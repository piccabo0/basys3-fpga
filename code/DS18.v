==> flow/design.v <==
module DS18(
  input         clk,                     
  inout         one_wire,                
  output [15:0] temperature              
);
 reg rst_n;
 reg [14:0]count; 
 always@(posedge clk)
 begin
    if(count<15'h4000)
       begin
       rst_n<=1;
       count<=count+1;
       end
    else if(count<15'h4fff)
       begin
       rst_n<=0;
       count<=count+1;
       end
    else
       rst_n<=1;
 end
reg [19:0] cnt_1us;                       
reg cnt_1us_clear;                        
always @ (posedge clk)
  if (cnt_1us_clear)
    cnt_1us <= 0;
  else
    cnt_1us <= cnt_1us + 1'b1;
parameter S00     = 5'h00;
parameter S0      = 5'h01;
parameter S1      = 5'h03;
parameter S2      = 5'h02;
parameter S3      = 5'h06;
parameter S4      = 5'h07;
parameter S5      = 5'h05;
parameter S6      = 5'h04;
parameter S7      = 5'h0C;
parameter WRITE0  = 5'h0D;
parameter WRITE1  = 5'h0F;
parameter WRITE00 = 5'h0E;
parameter WRITE01 = 5'h0A;
parameter READ0   = 5'h0B;
parameter READ1   = 5'h09;
parameter READ2   = 5'h08;
parameter READ3   = 5'h18;
reg [4:0] state;                        
reg one_wire_buf;                       
reg [15:0] temperature_buf;             
reg [5:0] step;                         
reg [3:0] bit_valid;                    
always @(posedge clk, negedge rst_n)
begin
  if (!rst_n)
  begin
    one_wire_buf <= 1'bZ;
    step         <= 0;
    state        <= S00;
  end
  else
  begin
    case (state)
      S00 : begin              
              temperature_buf <= 16'h001F;
              state           <= S0;
            end
      S0 :  begin                        
              cnt_1us_clear <= 1;
              one_wire_buf  <= 0;              
              state         <= S1;
            end
      S1 :  begin
              cnt_1us_clear <= 0;
              if (cnt_1us == 500)          
              begin
                cnt_1us_clear <= 1;
                one_wire_buf  <= 1'bZ;   
                state         <= S2;
              end 
            end
      S2 :  begin
              cnt_1us_clear <= 0;
              if (cnt_1us == 100)          
              begin
                cnt_1us_clear <= 1;
                state         <= S3;
              end 
            end
      S3 :  if (~one_wire)               
              state <= S4;
            else if (one_wire)           
              state <= S0;
      S4 :  begin
              cnt_1us_clear <= 0;
              if (cnt_1us == 400)          
              begin
                cnt_1us_clear <= 1;
                state         <= S5;
              end 
            end        
      S5 :  begin                        
              if      (step == 0)        
              begin
                step  <= step + 1'b1;
                state <= WRITE0;
              end
              else if (step == 1)
              begin
                step  <= step + 1'b1;
                state <= WRITE0;
              end
              else if (step == 2)
              begin                
                one_wire_buf <= 0;
                step         <= step + 1'b1;
                state        <= WRITE01; 
              end
              else if (step == 3)
              begin
                one_wire_buf <= 0;
                step         <= step + 1'b1;
                state        <= WRITE01;                
              end
              else if (step == 4)
              begin
                step  <= step + 1'b1;
                state <= WRITE0;
              end
              else if (step == 5)
              begin
                step  <= step + 1'b1;
                state <= WRITE0;
              end
              else if (step == 6)
              begin
                one_wire_buf <= 0;
                step         <= step + 1'b1;
                state        <= WRITE01;
              end
              else if (step == 7)
              begin
                one_wire_buf <= 0;
                step         <= step + 1'b1;
                state        <= WRITE01;
              end
              else if (step == 8)        
              begin
                step  <= step + 1'b1;
                state <= WRITE0;
              end
              else if (step == 9)
              begin
                step  <= step + 1'b1;
                state <= WRITE0;
              end
              else if (step == 10)
              begin
                one_wire_buf <= 0;
                step         <= step + 1'b1;
                state        <= WRITE01;
              end
              else if (step == 11)
              begin
                step  <= step + 1'b1;
                state <= WRITE0;
              end
              else if (step == 12)
              begin
                step  <= step + 1'b1;
                state <= WRITE0;
              end
              else if (step == 13)
              begin
                step  <= step + 1'b1;
                state <= WRITE0;
              end
              else if (step == 14)
              begin
                one_wire_buf <= 0;
                step         <= step + 1'b1;
                state        <= WRITE01;
              end
              else if (step == 15)
              begin
                step  <= step + 1'b1;
                state <= WRITE0;
              end
              else if (step == 16)
              begin
                one_wire_buf <= 1'bZ;
                step         <= step + 1'b1;
                state        <= S6;                
              end
              else if (step == 17)       
              begin
                step  <= step + 1'b1;
                state <= WRITE0;
              end
              else if (step == 18)
              begin
                step  <= step + 1'b1;
                state <= WRITE0;
              end
              else if (step == 19)
              begin
                one_wire_buf <= 0;
                step         <= step + 1'b1;
                state        <= WRITE01;                
              end
              else if (step == 20)
              begin
                step  <= step + 1'b1;
                state <= WRITE01;
                one_wire_buf <= 0;
              end
              else if (step == 21)
              begin
                step  <= step + 1'b1;
                state <= WRITE0;
              end
              else if (step == 22)
              begin
                step  <= step + 1'b1;
                state <= WRITE0;
              end
              else if (step == 23)
              begin
                one_wire_buf <= 0;
                step         <= step + 1'b1;
                state        <= WRITE01;
              end
              else if (step == 24)
              begin
                one_wire_buf <= 0;
                step         <= step + 1'b1;
                state        <= WRITE01;               
              end
              else if (step == 25)       
              begin
                step  <= step + 1'b1;
                state <= WRITE0;
              end
              else if (step == 26)
              begin
                one_wire_buf <= 0;
                step         <= step + 1'b1;
                state        <= WRITE01;                
              end
              else if (step == 27)
              begin
                one_wire_buf <= 0;
                step         <= step + 1'b1;
                state        <= WRITE01;                
              end
              else if (step == 28)
              begin
                one_wire_buf <= 0;
                step         <= step + 1'b1;
                state        <= WRITE01;                
              end
              else if (step == 29)
              begin
                one_wire_buf <= 0;
                step         <= step + 1'b1;
                state        <= WRITE01;
              end
              else if (step == 30)
              begin
                one_wire_buf <= 0;
                step         <= step + 1'b1;
                state        <= WRITE01;
              end
              else if (step == 31)
              begin
                step  <= step + 1'b1;
                state <= WRITE0;
              end
              else if (step == 32)
              begin
                one_wire_buf <= 0;
                step         <= step + 1'b1;
                state        <= WRITE01;
              end
              else if (step == 33)
              begin
                step  <= step + 1'b1;
                state <= S7;
              end 
            end
      S6 :  begin
              cnt_1us_clear <= 0;
              if (cnt_1us == 750000 | one_wire)      
              begin
                cnt_1us_clear <= 1;
                state         <= S0;     
              end 
            end
      S7 :  begin                        
              if      (step == 34)
              begin
                bit_valid    <= 0;
                one_wire_buf <= 0;
                step         <= step + 1'b1;
                state        <= READ0;
              end
              else if (step == 35)
              begin
                bit_valid    <= bit_valid + 1'b1;
                one_wire_buf <= 0;
                step         <= step + 1'b1;
                state        <= READ0;
              end
              else if (step == 36)
              begin
                bit_valid    <= bit_valid + 1'b1;
                one_wire_buf <= 0;
                step         <= step + 1'b1;
                state        <= READ0;
              end
              else if (step == 37)
              begin
                bit_valid    <= bit_valid + 1'b1;
                one_wire_buf <= 0;
                step         <= step + 1'b1;
                state        <= READ0;               
              end
              else if (step == 38)
              begin
                bit_valid    <= bit_valid + 1'b1;
                one_wire_buf <= 0;
                step         <= step + 1'b1;
                state        <= READ0;                
              end
              else if (step == 39)
              begin
                bit_valid    <= bit_valid + 1'b1;
                one_wire_buf <= 0;
                step         <= step + 1'b1;
                state        <= READ0;               
              end
              else if (step == 40)
              begin
                bit_valid    <= bit_valid + 1'b1;
                one_wire_buf <= 0;
                step         <= step + 1'b1;
                state        <= READ0;                
              end
              else if (step == 41)
              begin
                bit_valid    <= bit_valid + 1'b1;
                one_wire_buf <= 0;
                step         <= step + 1'b1;
                state        <= READ0;
              end
              else if (step == 42)
              begin
                bit_valid    <= bit_valid + 1'b1;
                one_wire_buf <= 0;
                step         <= step + 1'b1;
                state        <= READ0;                
              end
              else if (step == 43)
              begin
                bit_valid    <= bit_valid + 1'b1;
                one_wire_buf <= 0;
                step         <= step + 1'b1;
                state        <= READ0;
              end
              else if (step == 44)
              begin
                bit_valid    <= bit_valid + 1'b1;
                one_wire_buf <= 0;
                step         <= step + 1'b1;
                state        <= READ0;                
              end
              else if (step == 45)
              begin
                bit_valid    <= bit_valid + 1'b1;
                one_wire_buf <= 0;
                step         <= step + 1'b1;
                state        <= READ0;                
              end
              else if (step == 46)
              begin
                bit_valid    <= bit_valid + 1'b1;
                one_wire_buf <= 0;
                step         <= step + 1'b1;
                state        <= READ0;                
              end
              else if (step == 47)
              begin
                bit_valid    <= bit_valid + 1'b1;
                one_wire_buf <= 0;
                step         <= step + 1'b1;
                state        <= READ0;                
              end
              else if (step == 48)
              begin
                bit_valid    <= bit_valid + 1'b1;
                one_wire_buf <= 0;
                step         <= step + 1'b1;
                state        <= READ0;                
              end
              else if (step == 49)
              begin
                bit_valid    <= bit_valid + 1'b1;
                one_wire_buf <= 0;
                step         <= step + 1'b1;
                state        <= READ0;                
              end
              else if (step == 50)
              begin
                step  <= 0;
                state <= S0;
              end 
            end            
      WRITE0 :
            begin
              cnt_1us_clear <= 0;
              one_wire_buf  <= 0;        
              if (cnt_1us == 80)         
              begin
                cnt_1us_clear <= 1;
                one_wire_buf  <= 1'bZ;   
                state         <= WRITE00;
              end 
            end
      WRITE00 :                          
              state <= S5;
      WRITE01 :                          
              state <= WRITE1;
      WRITE1 :
            begin
              cnt_1us_clear <= 0;
              one_wire_buf  <= 1'bZ;     
              if (cnt_1us == 80)         
              begin
                cnt_1us_clear <= 1;
                state         <= S5;
              end 
            end
      READ0 : state <= READ1;            
      READ1 :
            begin
              cnt_1us_clear <= 0;
              one_wire_buf  <= 1'bZ;     
              if (cnt_1us == 10)         
              begin
                cnt_1us_clear <= 1;
                state         <= READ2;
              end 
            end
      READ2 :                            
            begin
              temperature_buf[bit_valid] <= one_wire;
              state                      <= READ3;
            end
      READ3 :
            begin
              cnt_1us_clear <= 0;
              if (cnt_1us == 55)         
              begin
                cnt_1us_clear <= 1;
                state         <= S7;
              end 
            end
      default : state <= S00;
    endcase 
  end 
end 
assign one_wire = one_wire_buf;          
wire [15:0] t_buf = temperature_buf & 16'h07FF;
assign temperature[3:0]   = (t_buf[3:0] * 10) >> 4; 
div_rill div1(  
.a(t_buf[11:4]),   
.b('d10),  
.shang(temperature[11:8]), 
.yushu(temperature[7:4]) 
);
endmodule
module div_rill  
(  
input[31:0] a,    
input[31:0] b,    
output reg [31:0] shang,  
output reg [31:0] yushu  
);  
reg[31:0] tempa;  
reg[31:0] tempb;  
reg[63:0] temp_a;  
reg[63:0] temp_b;  
integer i;  
always @(a or b)   
begin  
    tempa <= a;    
    tempb <= b;    
end  
always @(tempa or tempb)  
begin  
    temp_a = {32'h00000000,tempa};  
    temp_b = {tempb,32'h00000000};   
    for(i = 0;i < 32;i = i + 1)  
        begin  
            temp_a = {temp_a[62:0],1'b0};   
            if(temp_a[63:32] >= tempb)  
                temp_a = temp_a - temp_b + 1'b1;  
            else  
                temp_a = temp_a;  
        end  
    shang <= temp_a[31:0];  				
    yushu <= temp_a[63:32];  
end  
endmodule  
Reports on DS18
Tool output for the design above, in the order of the flow.
Lines are those of the file above, counted from 1.
Operators carry their Yosys type and port widths (W data, S select, Z words).
Not given: -
Set-up
  top: DS18
  clock: clk
  cell library: sky130hd
  corner: tt_025C_1v80

After elaboration
Yosys after proc, flatten, opt, wreduce and memory -nomap, before mapping. Memory bits, and registers merged into a memory's read port (data or address), are not among the register bits. Print and check cells are not counted. Equal cells are merged and count once.
Word-level totals
  register bits after elaboration: 69
  input bits: 1
  output and inout bits: 17
  word-level cells: 360
Operators by class
  add/subtract/negate cells: 19
  multiply operators: 1
  magnitude comparators: 9
  equal/unequal tests: 101
  shift operators: 2
  multiplexer cells: 199
  bitwise gates (word level): 4
  reductions and logical operators: 16
Operators by type and width (count)
  $add A63 B1 Y63 const B: 6
  $mux W63: 6
  $sub A63 B36 Y63 const B: 5
  $mux W6: 51
  $mux W5: 59
  $ge A32 B4 Y1 const B: 6
  $eq A6 B6 Y1 const B: 19
  $eq A6 B5 Y1 const B: 16
  $pmux W5 S17: 1
  $mux W4: 15
  $mux W1: 59
  $ne A18 B18 Y1 const B: 3
  $eq A6 B4 Y1 const B: 8
  $eq A20 B7 Y1 const B: 2
  $eq A20 B9 Y1 const B: 2
  $eq A5 B4 Y1 const B: 8
  $sub A33 B36 Y37 const B: 1
  $add A36 B1 Y36 const B: 1
  $sub A36 B36 Y36 const B: 1
  $mux W36: 1
  $ne A35 B35 Y1 const B: 1
  $pmux W16 S2: 1
  $lt A15 B15 Y1 const B: 2
  $mux W15: 2
  $eq A6 B3 Y1 const B: 4
  $ne A11 B11 Y1 const B: 2
  $mul A4 B3 Y7 const B: 1
  $ne A7 B7 Y1 const B: 3
Not listed: further kinds 43, cells in them 65.

Logic depth
Depth = most cells in a row (Yosys ltp): at word level without a register or memory, in the mapped netlist without a sequential cell, where the memories' decode and read muxes count.
Logic depth
  depth after elaboration: 36
  ABC_AREA: 1
  mapped depth: 20
  mapped depth without buffers: 20

After synthesis
Source: synth_stat.txt of the flow (Yosys; design flattened, memories mapped). It holds for the ABC_AREA given above (unset counts as 0); a run with the other value may have another netlist.
Cell types
  sky130_fd_sc_hd__edfxtp_1: count 31, total area 930.893 µm²
  sky130_fd_sc_hd__dfrtp_1: count 22, total area 550.528 µm²
  sky130_fd_sc_hd__dfxtp_1: count 21, total area 420.403 µm²
  sky130_fd_sc_hd__inv_1: count 107, total area 401.635 µm²
  sky130_fd_sc_hd__nand2_1: count 105, total area 394.128 µm²
  sky130_fd_sc_hd__nor2_1: count 80, total area 300.288 µm²
  sky130_fd_sc_hd__ha_1: count 19, total area 237.728 µm²
  sky130_fd_sc_hd__nand3_1: count 41, total area 205.197 µm²
  sky130_fd_sc_hd__o21ai_0: count 34, total area 170.163 µm²
  sky130_fd_sc_hd__nand4_1: count 21, total area 131.376 µm²
  sky130_fd_sc_hd__nor3_1: count 26, total area 130.125 µm²
  sky130_fd_sc_hd__a21oi_1: count 21, total area 105.101 µm²
  sky130_fd_sc_hd__xor2_1: count 11, total area 96.342 µm²
  sky130_fd_sc_hd__xnor2_1: count 8, total area 70.067 µm²
  sky130_fd_sc_hd__nand2_4: count 5, total area 56.304 µm²
  sky130_fd_sc_hd__nor4_1: count 9, total area 56.304 µm²
  sky130_fd_sc_hd__nand2_2: count 8, total area 50.048 µm²
  sky130_fd_sc_hd__buf_4: count 6, total area 45.043 µm²
Not listed: further types 35, cells in them 54.
Mapped netlist
  standard cells after synthesis: 629
  synthesis area: 4854.7 µm²
  sequential area: 1928.1 µm²
  flip-flops: 75
  buffer cells: 10

Timing after synthesis
Source: OpenSTA report_checks on the synthesized netlist (no wires, ideal clock, input and output delay 20% of the period each), path of least setup slack; recovery checks are left aside. Register names are those of the netlist, which keeps one name where synthesis merged equal registers.
Path after synthesis
  path kind: register -> output
  start: register temperature_buf[9]
  end: output temperature[5]
  period: 4150 ps
  output delay: 830 ps
  time at the first pin: 0 ps
  data arrival time: 2365 ps
  required time: 3320 ps
  setup slack: 955 ps
  delay of the path: 2365 ps
  stages: 19
  buffers on the path: 0
  synthesis period reached: 3195 ps
"delay of the path" = arrival - input delay + setup time.
At an output port there is no setup time.
"stages": output pins that drive a net of the path, with the launching flip-flop's if there is one; two outputs of one cell count as two.
"synthesis period reached" = period - worst setup slack (recovery checks aside). The figure is calculated, with input and output delays left at 20% of the set period.
Between the ends stands the longest chain of elaborated cells between them, by number of cells; it is not shown to be the way that was timed. Of several equally long chains one is given.
A line is the first line of the expression or statement that the cell stems from. Yosys adds cells for indexed reads and writes and turns some case tables into memories.
On the way, after synthesis
  cell sequence: sky130_fd_sc_hd__edfxtp_1 > sky130_fd_sc_hd__inv_1 > sky130_fd_sc_hd__ha_1 > sky130_fd_sc_hd__inv_1 > sky130_fd_sc_hd__ha_1 > sky130_fd_sc_hd__o21ai_4 > sky130_fd_sc_hd__nand2_1 > sky130_fd_sc_hd__inv_2 > sky130_fd_sc_hd__nand2_4 > sky130_fd_sc_hd__nand3_2 > sky130_fd_sc_hd__nand2_2 > sky130_fd_sc_hd__nor2_8 > sky130_fd_sc_hd__nand3_4 > sky130_fd_sc_hd__nand2_1 > sky130_fd_sc_hd__nand3_2 > sky130_fd_sc_hd__nand2_4 > sky130_fd_sc_hd__nand2_4 > sky130_fd_sc_hd__nand2_1 > sky130_fd_sc_hd__nand2_1
  cells in the longest elaborated chain: 20
  elaborated cells between the ends (all ways): 27
  RTL lines with such cells: 2
  classes of those cells: add/sub: 14; compare: 6; mux: 7
RTL lines, path after synthesis
  from (decl): RTL line 49  | reg [15:0] temperature_buf;
  from (assign): RTL line 64  | temperature_buf <= 16'h001F;
  from (assign): RTL line 455  | temperature_buf[bit_valid] <= one_wire;
  $sub A33 B36 Y37: RTL line 506  | temp_a = temp_a - temp_b + 1'b1;
  $add A63 B1 Y63: RTL line 506
  $mux W63: RTL line 505  | if(temp_a[63:32] >= tempb)
  $sub A63 B36 Y63: RTL line 506
  $add A63 B1 Y63: RTL line 506
  $mux W63: RTL line 505
  $sub A63 B36 Y63: RTL line 506
  [6 not listed]
  $add A63 B1 Y63: RTL line 506
  $mux W63: RTL line 505
  $ge A32 B4 Y1: RTL line 505
  $mux W63: RTL line 505
  $sub A36 B36 Y36: RTL line 506
  $add A36 B1 Y36: RTL line 506
  $mux W36: RTL line 505
  to (decl): RTL line 4  | output [15:0] temperature
Nets of the timed path that keep an RTL name, with a line that drives or declares them; the list need not be complete.
Nets with RTL names, path after synthesis (RTL line)
  temperature[10]: 505
  temperature[9]: 505
  temperature[8]: 505

Worst path after layout
From the final timing report of job 1: the path of least setup slack in the routed layout; clock arrival at registers is part of the times.
The path's times are printed in steps of 10 ps; the period is the one set.
Path after layout
  path kind: register -> output
  start: register temperature_buf[8]
  end: output temperature[7]
  period: 3700 ps
  output delay: 740 ps
  time at the first pin: 340 ps
  data arrival time: 2730 ps
  required time: 2960 ps
  setup slack: 230 ps
  stages: 20
  buffers on the path: 2
Between the ends stands the longest chain of elaborated cells between them, by number of cells; it is not shown to be the way that was timed. Of several equally long chains one is given.
On the way, after layout
  cell sequence: sky130_fd_sc_hd__edfxtp_1 > sky130_fd_sc_hd__inv_2 > sky130_fd_sc_hd__ha_1 > sky130_fd_sc_hd__inv_1 > sky130_fd_sc_hd__ha_4 > sky130_fd_sc_hd__o21ai_4 > sky130_fd_sc_hd__nand2_4 > sky130_fd_sc_hd__inv_6 > sky130_fd_sc_hd__nand2_8 > sky130_fd_sc_hd__nand3_2 > sky130_fd_sc_hd__nand2_4 > sky130_fd_sc_hd__nor2_8 > sky130_fd_sc_hd__nand4_1 > sky130_fd_sc_hd__nand3_2 > sky130_fd_sc_hd__buf_4 > sky130_fd_sc_hd__nand2_1 > sky130_fd_sc_hd__nand2_1 > sky130_fd_sc_hd__nand2_1 > sky130_fd_sc_hd__nand2_1 > sky130_fd_sc_hd__buf_2
  cells in the longest elaborated chain: 20
  elaborated cells between the ends (all ways): 27
  RTL lines with such cells: 2
  classes of those cells: add/sub: 14; compare: 6; mux: 7
RTL lines, path after layout
  from (decl): RTL line 49  | reg [15:0] temperature_buf;
  from (assign): RTL line 64  | temperature_buf <= 16'h001F;
  from (assign): RTL line 455  | temperature_buf[bit_valid] <= one_wire;
  $sub A33 B36 Y37: RTL line 506  | temp_a = temp_a - temp_b + 1'b1;
  $add A63 B1 Y63: RTL line 506
  $mux W63: RTL line 505  | if(temp_a[63:32] >= tempb)
  $sub A63 B36 Y63: RTL line 506
  $add A63 B1 Y63: RTL line 506
  $mux W63: RTL line 505
  $sub A63 B36 Y63: RTL line 506
  [6 not listed]
  $add A63 B1 Y63: RTL line 506
  $mux W63: RTL line 505
  $ge A32 B4 Y1: RTL line 505
  $mux W63: RTL line 505
  $sub A36 B36 Y36: RTL line 506
  $add A36 B1 Y36: RTL line 506
  $mux W36: RTL line 505
  to (decl): RTL line 4  | output [15:0] temperature

Appendix: measured runs

Record of 2 stored runs of the RTL-to-layout flow on DS18, platform sky130hd. The runs are unordered. Constraints: input delay and output delay 20% of the set period each, output load 0.01 pF.
By "worst setup path time" is meant the share of the clock period that the worst setup path is allowed (20% is reserved at inputs, 20% at outputs), minus its slack. Clock arrival times at its registers enter into it.
"power" is the tool's figure for a default switching activity; nothing was simulated.
"worst setup path time" is given in steps of 10 ps.
[job 1] settings: period_ns=3.7, CORE_UTILIZATION=21, PLACE_DENSITY_LB_ADDON=0.19, TNS_END_PERCENT=80, ABC_AREA=1, GPL_TIMING_DRIVEN=1, CAP_MARGIN=5, SLEW_MARGIN=35, MIN_ROUTING_LAYER=met2, CORE_MARGIN=2
[job 1] result: chip area after synthesis (Yosys) 4854.7 µm², die area 24350.0 µm², standard-cell area of the final layout 5719.2 µm², worst setup slack after layout 229 ps, total negative slack 0 ps, power 1.978 mW, worst setup path time 2730 ps, worst setup path kind register -> output
[job 2] settings: period_ns=2.66, CORE_UTILIZATION=50, SETUP_SLACK_MARGIN=-0.09, PLACE_DENSITY_LB_ADDON=0.03, CORE_MARGIN=4, ABC_AREA=1, SLEW_MARGIN=5, MIN_ROUTING_LAYER=met2, CAP_MARGIN=20
[job 2] result: chip area after synthesis (Yosys) 4854.7 µm², die area 11349.7 µm², standard-cell area of the final layout 5773.0 µm², worst setup slack after layout -657 ps, total negative slack -2763 ps, power 2.513 mW, worst setup path time 2780 ps, worst setup path kind register -> output
